==> flow/design.v <==
`timescale 1ns / 1ps
module datapath (
    input clk,
    input rst,
    input logic [1:0] a_sel,
    input logic [1:0] b_sel,
    input w_sel,
    input w_en,
    input op_sel,
    output z,
    output logic [31:0] Result
);
wire [31:0] alu_out;
reg [31:0] x0,x1,x2;
always@(posedge clk or posedge rst) begin
    if (rst) begin
        x0 <= 1;
        x1 <= 5;
        x2 <= 1;
             end
     else if (w_sel==0 && w_en)
        x0 <= alu_out;
     else if (w_sel==1 &&  w_en)
        x1 <= alu_out;
     else begin 
        x0 <= x0;
        x1 <= x1;
        x2 <= x2;
        end
end 
wire [31:0] asel_out, bsel_out;
assign asel_out = (a_sel ==2'b00) ? x0:
                  (a_sel ==2'b01) ? x1:
                  (a_sel ==2'b10) ? x2:
                  32'bx;
assign bsel_out = (b_sel ==2'b00) ? x0:
                  (b_sel ==2'b01) ? x1:
                  (b_sel ==2'b10) ? x2:
                  32'bx;
assign alu_out = (op_sel)? asel_out - bsel_out : asel_out * bsel_out ;
 assign z = ( x2 == x1);
  assign  Result = x0;
endmodule
### Reports on datapath

Tool output for the design above, in the order of the flow.
Lines are those of the file above, counted from 1.
Library cell names are shortened.
The mark n/a stands for no value.

| design | value |
|---|---|
| top module | datapath |
| clock | clk |
| standard-cell library | sky130hd |
| library corner | tt_025C_1v80 |

### Word-level counts

Counts by Yosys on the flattened word-level netlist (proc, flatten, opt, wreduce; memories kept). Register bits leave out memories and registers merged into their read ports (data or address); mux counts leave out enables and synchronous resets folded into registers. Print and check cells are left out. Cells with the same type and inputs are merged into one.

| bit counts | value |
|---|---|
| register bits after elaboration | 64 |
| bits in latches | 0 |
| bits in writable memories | 0 |
| bits in read-only memories | 0 |
| word width x clocked read ports | 0 |
| memories | 0 |
| input bits | 9 |
| output and inout port bits | 33 |
| cells after elaboration | 23 |

| operators by class | value |
|---|---|
| add/subtract/negate cells | 1 |
| multiply operators | 1 |
| div/mod/pow operators | 0 |
| $lt $le $gt $ge | 0 |
| equality and inequality tests | 5 |
| shifts and indexed selects | 0 |
| muxes and demuxes | 7 |
| bitwise logic cells | 2 |
| reduce/logical cells | 5 |

Operators by type and width:

| cell | count |
|---|---|
| 32-bit by 32-bit multiplier with 32-bit output | 1 |
| 32-bit two-way mux | 7 |
| 1-bit by 32-bit equality test with 1-bit output with constant A | 1 |
| 32-bit subtractor | 1 |
| 2-bit by 1-bit equality test with 1-bit output with constant B | 2 |
| 2-bit equality test with constant B | 2 |
| 2-bit logical NOT | 2 |
| 1-bit logical AND | 2 |
| 1-bit inverter | 2 |
| 2-bit AND reduction | 1 |

### Depth

Longest topological path by Yosys (ltp), each cell counted once; first at word level (registers and memories cut), then after technology mapping (sequential cells cut; the memories' decode and read muxes count).

| logic depth | value |
|---|---|
| word-level depth | 6 |
| ABC_AREA | 0 |
| depth in mapped cells | 34 |
| mapped depth without buffers | 29 |

### Netlist

Source: synth_stat.txt of the flow (Yosys; design flattened, memories mapped). It holds for the ABC_AREA given above (unset counts as 0); a run with the other value may have another netlist.
Totals and module areas in this step are rounded.

Cells by type:

| cell type | count | area in all (um^2) |
|---|---|---|
| fa_1 | 409 | 8.19E+03 |
| ha_1 | 170 | 2127.04 |
| inv_1 | 426 | 1.6E+03 |
| dfrtp_1 | 61 | 1.53E+03 |
| nor2_1 | 367 | 1.38E+03 |
| nand2_1 | 289 | 1084.79 |
| mux2i_1 | 66 | 660.634 |
| xnor2_1 | 72 | 630.605 |
| o21ai_0 | 95 | 475.456 |
| a21oi_1 | 59 | 295.283 |
| clkbuf_1 | 72 | 270.259 |
| or2_2 | 28 | 175.168 |
| xor2_1 | 20 | 175.168 |
| xnor3_1 | 7 | 157.651 |
| nor3_1 | 23 | 115.11 |
| a21o_1 | 13 | 97.594 |
| mux2_2 | 8 | 90.086 |
| nor4_1 | 13 | 81.328 |

Other cell types: 47; their cells: 200.

| synthesis totals | value |
|---|---|
| mapped cells | 2398 |
| cell area after synthesis | 20500 um^2 |
| sequential area | 1610 um^2 |
| flip-flop cells | 64 |
| buffers | 100 |

### Timing after synthesis

OpenSTA on the mapped netlist: ideal clock, no wires. The path of least setup slack (recovery checks aside). Input and output delay are each 20% of the period. Register names are those of the netlist, which keeps one name where synthesis merged equal registers.

| timing path post-synthesis | value |
|---|---|
| path type | in2reg |
| start point | in a_sel[0] |
| end point | reg x0[30] |
| period | 8.86 ns |
| external input delay | 1.772 ns |
| library setup time | 0.143 ns |
| launch time at the first pin | 1.772 ns |
| arrival time | 9.008 ns |
| data required time | 8.717 ns |
| path slack | -0.290 ns |
| delay of the path | 7.379 ns |
| stages | 31 |
| buffers on the path | 5 |
| period reached after synthesis | 9.15 ns |

"delay of the path" is the arrival time less input delay plus setup time.
"stages" counts driving pins, that of a launching flip-flop among them; a cell with two outputs on the path counts twice.
"period reached after synthesis" is the clock period less the worst setup slack; recovery checks do not enter. This is arithmetic on one report: input and output delays are still those of the set period (20% each).
Between the ends stands the longest chain of elaborated cells between them, by number of cells; it is not shown to be the way that was timed. Of several equally long chains one is given.
Each line given opens the expression or statement behind the cell; cells for indexed reads and writes are added by Yosys, which also makes memories of some case tables.
A register here has more assigning lines than the two given.

| between the ends, post-synthesis | value |
|---|---|
| cells stage by stage | buf_6 > buf_6 > buf_8 > buf_8 > mux2i_1 > or2_2 > clkbuf_1 > nor2_1 > fa_1 > fa_1 > fa_1 > inv_1 > fa_1 > inv_1 > fa_1 > inv_1 > fa_1 > inv_1 > fa_1 > fa_1 > ha_1 > o21a_1 > o21a_1 > nor2_1 > or3_1 > a211oi_1 > o41ai_1 > a21boi_0 > o21ai_0 > o311ai_0 > a31oi_1 |
| cells in the longest elaborated chain | 6 |
| elaborated cells on any way between the ends | 9 |
| RTL lines with such cells | 4 |
| those cells by class | add/sub (1); mul (1); eq/ne (2); mux (4); reduce/logical (1) |

RTL lines, path post-synthesis:

| element | RTL line | RTL |
|---|---|---|
| start, declared | 5 | `input logic [1:0] a_sel,` |
| 2-bit equality test | 34 | `(a_sel ==2'b10) ? x2:` |
| 32-bit two-way mux | 34 |  |
| 32-bit two-way mux | 33 | `(a_sel ==2'b01) ? x1:` |
| 32-bit two-way mux | 32 | `assign asel_out = (a_sel ==2'b00) ? x0:` |
| 32-bit by 32-bit multiplier with 32-bit output | 40 | `assign alu_out = (op_sel)? asel_out - bsel_out : asel_out * bsel_out ;` |
| 32-bit two-way mux | 40 |  |
| end, assigned | 22 | `x0 <= alu_out;` |
| end, assigned | 26 | `x0 <= x0;` |
| end, declared | 14 | `reg [31:0] x0,x1,x2;` |

### Worst path after layout

From the final timing report of entry A: the path of least setup slack in the routed layout; clock arrival at registers is part of the times.

| timing path after layout | value |
|---|---|
| path type | in2reg |
| start point | in b_sel[0] |
| end point | reg x0[31] |
| period | 5.98 ns |
| external input delay | 1.20 ns |
| library setup time | 0.11 ns |
| launch time at the first pin | 1.20 ns |
| arrival time | 8.50 ns |
| data required time | 6.23 ns |
| path slack | -2.27 ns |
| stages | 28 |
| buffers on the path | 5 |

Between the ends stands the longest chain of elaborated cells between them, by number of cells; it is not shown to be the way that was timed. Of several equally long chains one is given.
A register here has more assigning lines than the two given.

| between the ends, after layout | value |
|---|---|
| cells stage by stage | buf_12 > buf_12 > mux2i_1 > nor2_1 > buf_4 > clkinvlp_4 > buf_6 > buf_12 > nor2_4 > fa_1 > inv_2 > fa_2 > fa_1 > fa_1 > fa_1 > inv_1 > fa_1 > fa_1 > fa_1 > ha_4 > o21ai_2 > nand2b_1 > o2111ai_4 > o311ai_2 > o211ai_1 > xnor2_2 > o21ai_2 > mux2_4 |
| cells in the longest elaborated chain | 6 |
| elaborated cells on any way between the ends | 9 |
| RTL lines with such cells | 4 |
| those cells by class | add/sub (1); mul (1); eq/ne (2); mux (4); reduce/logical (1) |

RTL lines, path after layout:

| element | RTL line | RTL |
|---|---|---|
| start, declared | 6 | `input logic [1:0] b_sel,` |
| 2-bit equality test | 38 | `(b_sel ==2'b10) ? x2:` |
| 32-bit two-way mux | 38 |  |
| 32-bit two-way mux | 37 | `(b_sel ==2'b01) ? x1:` |
| 32-bit two-way mux | 36 | `assign bsel_out = (b_sel ==2'b00) ? x0:` |
| 32-bit by 32-bit multiplier with 32-bit output | 40 | `assign alu_out = (op_sel)? asel_out - bsel_out : asel_out * bsel_out ;` |
| 32-bit two-way mux | 40 |  |
| end, assigned | 22 | `x0 <= alu_out;` |
| end, assigned | 26 | `x0 <= x0;` |
| end, declared | 14 | `reg [31:0] x0,x1,x2;` |

==> results <==
Module datapath, platform sky130hd: 2 stored runs of the flow (Yosys, OpenROAD) with differing settings, in no particular order. Input and output delays are each 20% of the period that was set; the output load is 0.01 pF.
"achieved clock period" = clock period - worst setup slack. The figure is calculated, with input and output delays left at 20% of the set period.
"worst path time": the worst setup path's part of the clock period (all of it between registers, 20% less for each end at a port) less its slack. A launch clock that arrives late makes it longer, a capture clock that arrives late makes it shorter.
"total power after layout" is the tool's figure for a default switching activity; nothing was simulated.
The measured numbers are rounded.
Among the settings, . means not set for that run.

| setting or result | entry A | entry B |
|---|---|---|
| period_ns | 5.98 | 17.1 |
| CORE_UTILIZATION | 15 | 15 |
| SETUP_SLACK_MARGIN | 1.22 | . |
| PLACE_DENSITY_LB_ADDON | 0.21 | . |
| TNS_END_PERCENT | 45 | . |
| GPL_TIMING_DRIVEN | 1 | . |
| CTS_CLUSTER_DIAMETER | 42 | . |
| SLEW_MARGIN | 15 | 20 |
| MAX_ROUTING_LAYER | met4 | . |
| CAP_MARGIN | 20 | 35 |
| CORE_MARGIN | 2 | 2 |
| PLACE_DENSITY | . | 0.41 |
| CORE_ASPECT_RATIO | . | 0.56 |
| CELL_PAD_IN_SITES_GLOBAL_PLACEMENT | . | 2 |
| CELL_PAD_IN_SITES_DETAIL_PLACEMENT | . | 0 |
| GPL_ROUTABILITY_DRIVEN | . | 1 |
| chip area after synthesis (Yosys) (um^2) | 20500 | 20500 |
| die outline area (um^2) | 140000 | 140000 |
| area of the standard cells in the finished layout (um^2) | 28600 | 23500 |
| worst setup slack after layout (ns) | -2.27 | 3.77 |
| worst-case hold slack (ns) | 0.528 | 0.505 |
| total power after layout (mW) | 19.0 | 4.72 |
| achieved clock period (ns) | 8.249 | 13.327 |
| worst path time (ns) | 7.05 | 9.91 |
| critical path kind | in2reg | in2reg |
